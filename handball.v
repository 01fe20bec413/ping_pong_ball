==> flow/design.v <==
module lamp_handball(clk_lf,clk_game,rst,LeftSw,RightSw,Led,Score_Left,Score_Right );
input clk_game,rst,LeftSw,RightSw,clk_lf;
output   [15:0]Led;
output [3:0] Score_Left,Score_Right;
reg GameDirection;        
reg GameStart;
reg LeftBorder; 
reg RightBorder; 
reg LeftPass;
reg RightPass;
reg Center;
reg [5:0]Counter;
reg [3:0] score_Left,score_Right;
reg [15:0]led;
  initial 
  begin 
                Counter=17;
                GameStart=0; 
                GameDirection=1;
                score_Right=0;
                score_Left=0;
  end 
       always @ (posedge clk_game )  
begin
    if(rst==1)
    begin
        Counter=17;
        GameStart=0; 
        GameDirection=1;
        score_Right=0;
        score_Left=0;
    end
    if(GameDirection&GameStart)
        Counter=Counter-1;
    if(!GameDirection&GameStart)
       Counter=Counter+1;
       if(!GameStart&((score_Left>0)|(score_Right>0)))
       begin 
               Counter =17;
       end 
    if(~GameStart&LeftBorder&LeftSw)             
    begin
        GameStart=1; 
        GameDirection=1;
        Counter =17;
    end
    if(RightPass&RightSw)
        GameDirection=0;
    else if(LeftPass&LeftSw)
        GameDirection=1;
    else if (RightBorder&GameStart&GameDirection)
    begin
        score_Left=score_Left+1; 
        GameStart=0;
       end   
    else if (LeftBorder&GameStart&!GameDirection)                 
    begin
        score_Right=score_Right +1; 
        GameStart=0;
    end
    else if (Center&GameStart&RightSw)
    begin
        score_Left=score_Left+1; 
        GameStart=0;
    end
   else if(Center&GameStart&LeftSw)
    begin
        score_Right=score_Right +1; 
        GameStart=0;
     end                                               
    if(Counter==17)  LeftBorder=1;
    else             LeftBorder=0;
    if (Counter==0)  RightBorder=1;
    else             RightBorder=0;
    if(Counter==16|Counter==15) LeftPass=1;
    else                        LeftPass=0;
    if(Counter==2|Counter==1)   RightPass=1;
    else                        RightPass=0;
    if(Counter<15&Counter>2)  Center=1;
    else                        Center=0;
    if(Counter>17)  Counter=17;
       if(Counter<0)  Counter=17;
     case(Counter)
          0:  led=16'b0000000000000001; 
          1:  led=16'b0000000000000001;
          2:  led=16'b0000000000000010;
          3:  led=16'b0000000000000100;
          4:  led=16'b0000000000001000;
          5:  led=16'b0000000000010000;
          6:  led=16'b0000000000100000;
          7:  led=16'b0000000001000000;
          8:  led=16'b0000000010000000;
          9:  led=16'b0000000100000000;
          10: led=16'b0000001000000000;
          11: led=16'b0000010000000000;
          12: led=16'b0000100000000000;
          13: led=16'b0001000000000000;
          14: led=16'b0010000000000000;
          15: led=16'b0100000000000000;
          16: led=16'b1000000000000000;
          17: led=16'b1000000000000000;  
     default: led=16'b0001111001111000;
          endcase
end
assign Led=led; 
assign Score_Left  = score_Left;
assign Score_Right = score_Right;
endmodule
## From RTL to reports: lamp_handball

The steps from the RTL of lamp_handball to its reports follow in flow order.
Line numbers count from 1 in the design file above.
Library cell names are shortened.
Not given: --

- Top module: lamp_handball
- Clock input: clk_game
- Library: sky130hd
- Corner: tt_025C_1v80

## Word-level counts

Counts by Yosys on the flattened word-level netlist (proc, flatten, opt, wreduce; memories kept). Print and check cells are left out. Cells with the same type and inputs are merged into one.
Yosys's memory passes give these memory sizes; they may raise the number of words (mostly to a power of two), join words into wider ones and drop unused or constant bits.

- Word width x clocked read ports: 16
- ROM bits: 512
- Input bits: 5
- Memories: 1
- Register bits: 21
- Word-level cells: 85

- Magnitude comparators: 6
- Reduce/logical cells: 4
- Add/subtract/negate cells: 4
- Eq/ne operators: 5
- Multiplexer cells: 36
- Bitwise logic cells: 19

Memories:

| memory | depth | bits a word | read ports | wr ports | RTL line | RTL |
|---|---|---|---|---|---|---|
| (name not given) | 32 | 16 | 1 | 0 | 83 | `case(Counter)` |

Operators with widths:

| kind | count |
|---|---|
| 2-to-1 mux 4 bit | 13 |
| 2-to-1 mux 6 bit | 7 |
| 2-to-1 mux 1 bit | 16 |
| bitwise AND 1 bit | 15 |
| equality test 6 x 5 -> 1 bit with constant B | 2 |
| adder 4 x 1 -> 4 bit with constant B | 2 |
| greater-than comparator 4 x 1 -> 1 bit with constant B | 2 |
| adder 6 x 1 -> 6 bit with constant B | 1 |
| subtractor 6 x 1 -> 6 bit with constant B | 1 |
| less-than comparator 6 x 1 -> 1 bit with constant B | 1 |
| equality test 6 x 1 -> 1 bit with constant B | 1 |
| greater-than comparator 6 x 2 -> 1 bit with constant B | 1 |
| equality test 6 x 2 -> 1 bit with constant B | 1 |
| less-than comparator 6 x 4 -> 1 bit with constant B | 1 |
| equality test 6 x 4 -> 1 bit with constant B | 1 |
| greater-than comparator 6 x 5 -> 1 bit with constant B | 1 |
| logical NOT 6 bit | 1 |
| OR 1 bit | 3 |
| logical NOT 1 bit | 3 |
| NOT 1 bit | 1 |

## Logic depth

Longest topological path by Yosys (ltp), each cell counted once; first at word level (registers and memories cut), then after technology mapping (sequential cells cut; the memories' decode and read muxes count).

- Word-level depth: 13
- ABC_AREA: 0
- Depth in mapped cells: 13

## Mapped cells and area

Source: synth_stat.txt of the flow (Yosys; design flattened, memories mapped). It holds for the ABC_AREA given above (unset counts as 0); a run with the other value may have another netlist.

- Flip-flops: 37
- Cell count: 205
- Mapped area: 1,815.5 um^2

Cell types:

| cell | count | total area (um^2) |
|---|---|---|
| dfxtp_1 | 37 | 740.71 |
| nor4_1 | 12 | 75.072 |
| nand2_1 | 17 | 63.811 |
| ha_1 | 5 | 62.56 |
| nand2b_1 | 10 | 62.56 |
| xnor2_1 | 7 | 61.309 |
| nor2_1 | 14 | 52.55 |
| a21oi_1 | 10 | 50.048 |
| nor2b_1 | 8 | 50.048 |
| inv_1 | 9 | 33.782 |
| nor3b_1 | 4 | 30.029 |
| xor2_1 | 3 | 26.275 |
| o21ai_0 | 5 | 25.024 |
| or2_2 | 4 | 25.024 |
| a21o_1 | 3 | 22.522 |
| buf_6 | 2 | 22.522 |
| mux2_2 | 2 | 22.522 |
| nand4bb_1 | 2 | 22.522 |

Not listed: further types 33, cells in them 51.

## Timing after synthesis

Path of least setup slack by OpenSTA after synthesis, without wires, with an ideal clock, recovery checks aside; 20% of the period is set as input and as output delay. Where synthesis merged equal registers, the netlist keeps one of their names.

- Path type: input-to-reg
- From: input rst
- To: register led[5]
- Arrival: 2.946 ns
- Setup slack: 0.402 ns
- Delay of the path: 2.350 ns
- Clock period: 3.44 ns
- Input delay: 0.688 ns
- Driving pins on the path: 11
- Synthesis period reached: 3.038 ns

"delay of the path" is the arrival time less input delay plus setup time.
"driving pins on the path": output pins that drive a net of the path, with the launching flip-flop's if there is one; two outputs of one cell count as two.
"synthesis period reached" = period - worst setup slack (recovery checks aside). The figure is calculated, with input and output delays left at 20% of the set period.
Between the ends stands the longest chain of elaborated cells between them, by number of cells; it is not shown to be the way that was timed. Of several equally long chains one is given.
Each line given opens the expression or statement behind the cell; cells for indexed reads and writes are added by Yosys, which also makes memories of some case tables.
At most two assigning lines are given for a register; there are more.

- Path through: clkbuf_1 -> clkbuf_1 -> a21oi_1 -> ha_1 -> nand4bb_1 -> nor2_1 -> mux2_1 -> a2111o_1 -> or2_4 -> buf_6 -> nor4_1
- Length of the longest elaborated chain: 11
- Elaborated cells between the ends (all ways): 26
- Source lines of those cells: 9
- Those cells by class: 2 x add/sub; 4 x compare; 11 x mux; 7 x logic; 2 x reduce/logical

Ends and longest elaborated chain, after synthesis:

| item | RTL line | RTL |
|---|---|---|
| start, declared | 2 | `input clk_game,rst,LeftSw,RightSw,clk_lf;` |
| 2-to-1 mux 6 bit | 25 | `if(rst==1)` |
| subtractor 6 x 1 -> 6 bit | 34 | `Counter=Counter-1;` |
| 2-to-1 mux 6 bit | 33 | `if(GameDirection&GameStart)` |
| adder 6 x 1 -> 6 bit | 36 | `Counter=Counter+1;` |
| 2-to-1 mux 6 bit | 35 | `if(!GameDirection&GameStart)` |
| 2-to-1 mux 6 bit | 37 |  |
| 2-to-1 mux 6 bit | 41 | `if(~GameStart&LeftBorder&LeftSw)` |
| greater-than comparator 6 x 5 -> 1 bit | 81 | `if(Counter>17)  Counter=17;` |
| 2-to-1 mux 6 bit | 81 |  |
| less-than comparator 6 x 1 -> 1 bit | 82 | `if(Counter<0)  Counter=17;` |
| 2-to-1 mux 6 bit | 82 |  |
| end, assigned | 84 | `0:  led=16'b0000000000000001;` |
| end, assigned | 85 | `1:  led=16'b0000000000000001;` |
| end, declared | 14 | `reg [15:0]led;` |

## Timing after layout

Path of least setup slack in the final report of stored run 1 (OpenROAD, finished layout, wires in). Where an end is a register, its clock arrival counts in the times.

- Path type: input-to-reg
- From: input rst
- To: register LeftPass
- Setup slack: 0.32 ns
- Input delay: 0.68 ns
- Driving pins on the path: 9
- Clock period: 3.38 ns
- Arrival: 3.28 ns

Between the ends stands the longest chain of elaborated cells between them, by number of cells; it is not shown to be the way that was timed. Of several equally long chains one is given.

- Path through: clkdlybuf4s50_1 -> buf_4 -> buf_4 -> or2_2 -> or2_1 -> and4b_1 -> or2_0 -> or4b_1 -> a21oi_1
- Length of the longest elaborated chain: 10
- Elaborated cells between the ends (all ways): 26
- Source lines of those cells: 8
- Those cells by class: 2 x add/sub; 2 x compare; 2 x eq/ne; 10 x mux; 8 x logic; 2 x reduce/logical

Ends and longest elaborated chain, post-layout:

| item | RTL line | RTL |
|---|---|---|
| start, declared | 2 | `input clk_game,rst,LeftSw,RightSw,clk_lf;` |
| 2-to-1 mux 6 bit | 25 | `if(rst==1)` |
| subtractor 6 x 1 -> 6 bit | 34 | `Counter=Counter-1;` |
| 2-to-1 mux 6 bit | 33 | `if(GameDirection&GameStart)` |
| adder 6 x 1 -> 6 bit | 36 | `Counter=Counter+1;` |
| 2-to-1 mux 6 bit | 35 | `if(!GameDirection&GameStart)` |
| 2-to-1 mux 6 bit | 37 |  |
| 2-to-1 mux 6 bit | 41 | `if(~GameStart&LeftBorder&LeftSw)` |
| equality test 6 x 5 -> 1 bit | 75 | `if(Counter==16\|Counter==15) LeftPass=1;` |
| OR 1 bit | 75 |  |
| 2-to-1 mux 1 bit | 75 |  |
| end, assigned | 75 |  |
| end, assigned | 76 | `else                        LeftPass=0;` |
| end, declared | 9 | `reg LeftPass;` |

Hand-over note for lamp_handball

lamp_handball through Yosys and OpenROAD on sky130hd: 2 stored runs, unordered, with their settings and measured results. The constraints put input and output delay at 20% of the set period each and load the outputs with 0.01 pF.
By "period achieved" is meant the clock period of the run minus its worst setup slack. This is arithmetic on one report: input and output delays are still those of the set period (20% each).
By "power consumption" is meant OpenSTA's value without simulated activity: inputs other than the clock are taken to toggle once in ten clock periods, and the tool carries that through the logic.
A setting shown as . is not set for that run.

| item | stored run 1 | stored run 2 |
|---|---|---|
| period_ns | 3.38 | 3.05 |
| SETUP_SLACK_MARGIN | 0.22 | 0.15 |
| CAP_MARGIN | 20 | 40 |
| CORE_MARGIN | 2 | 7 |
| CORE_UTILIZATION | 40 | 43 |
| SLEW_MARGIN | 20 | 20 |
| PLACE_DENSITY_LB_ADDON | . | 0.01 |
| CELL_PAD_IN_SITES_GLOBAL_PLACEMENT | . | 1 |
| CTS_CLUSTER_SIZE | . | 75 |
| MAX_ROUTING_LAYER | . | met4 |
| standard-cell area of the final layout (um^2) | 2,378.5 | 2,587.5 |
| post-synthesis cell area (um^2) | 1,815.5 | 1,815.5 |
| final design utilization (%) | 54.6 | 64.2 |
| worst slack on setup checks (ns) | 0.325 | 0.365 |
| total negative slack (ns) | 0.000 | 0.000 |
| worst hold slack in the final report (ns) | 0.470 | 0.496 |
| power consumption (uW) | 956.7 | 1,089 |
| period achieved (ns) | 3.055 | 2.685 |
| area of the die (um^2) | 5,093.7 | 6,237.1 |

End of note.
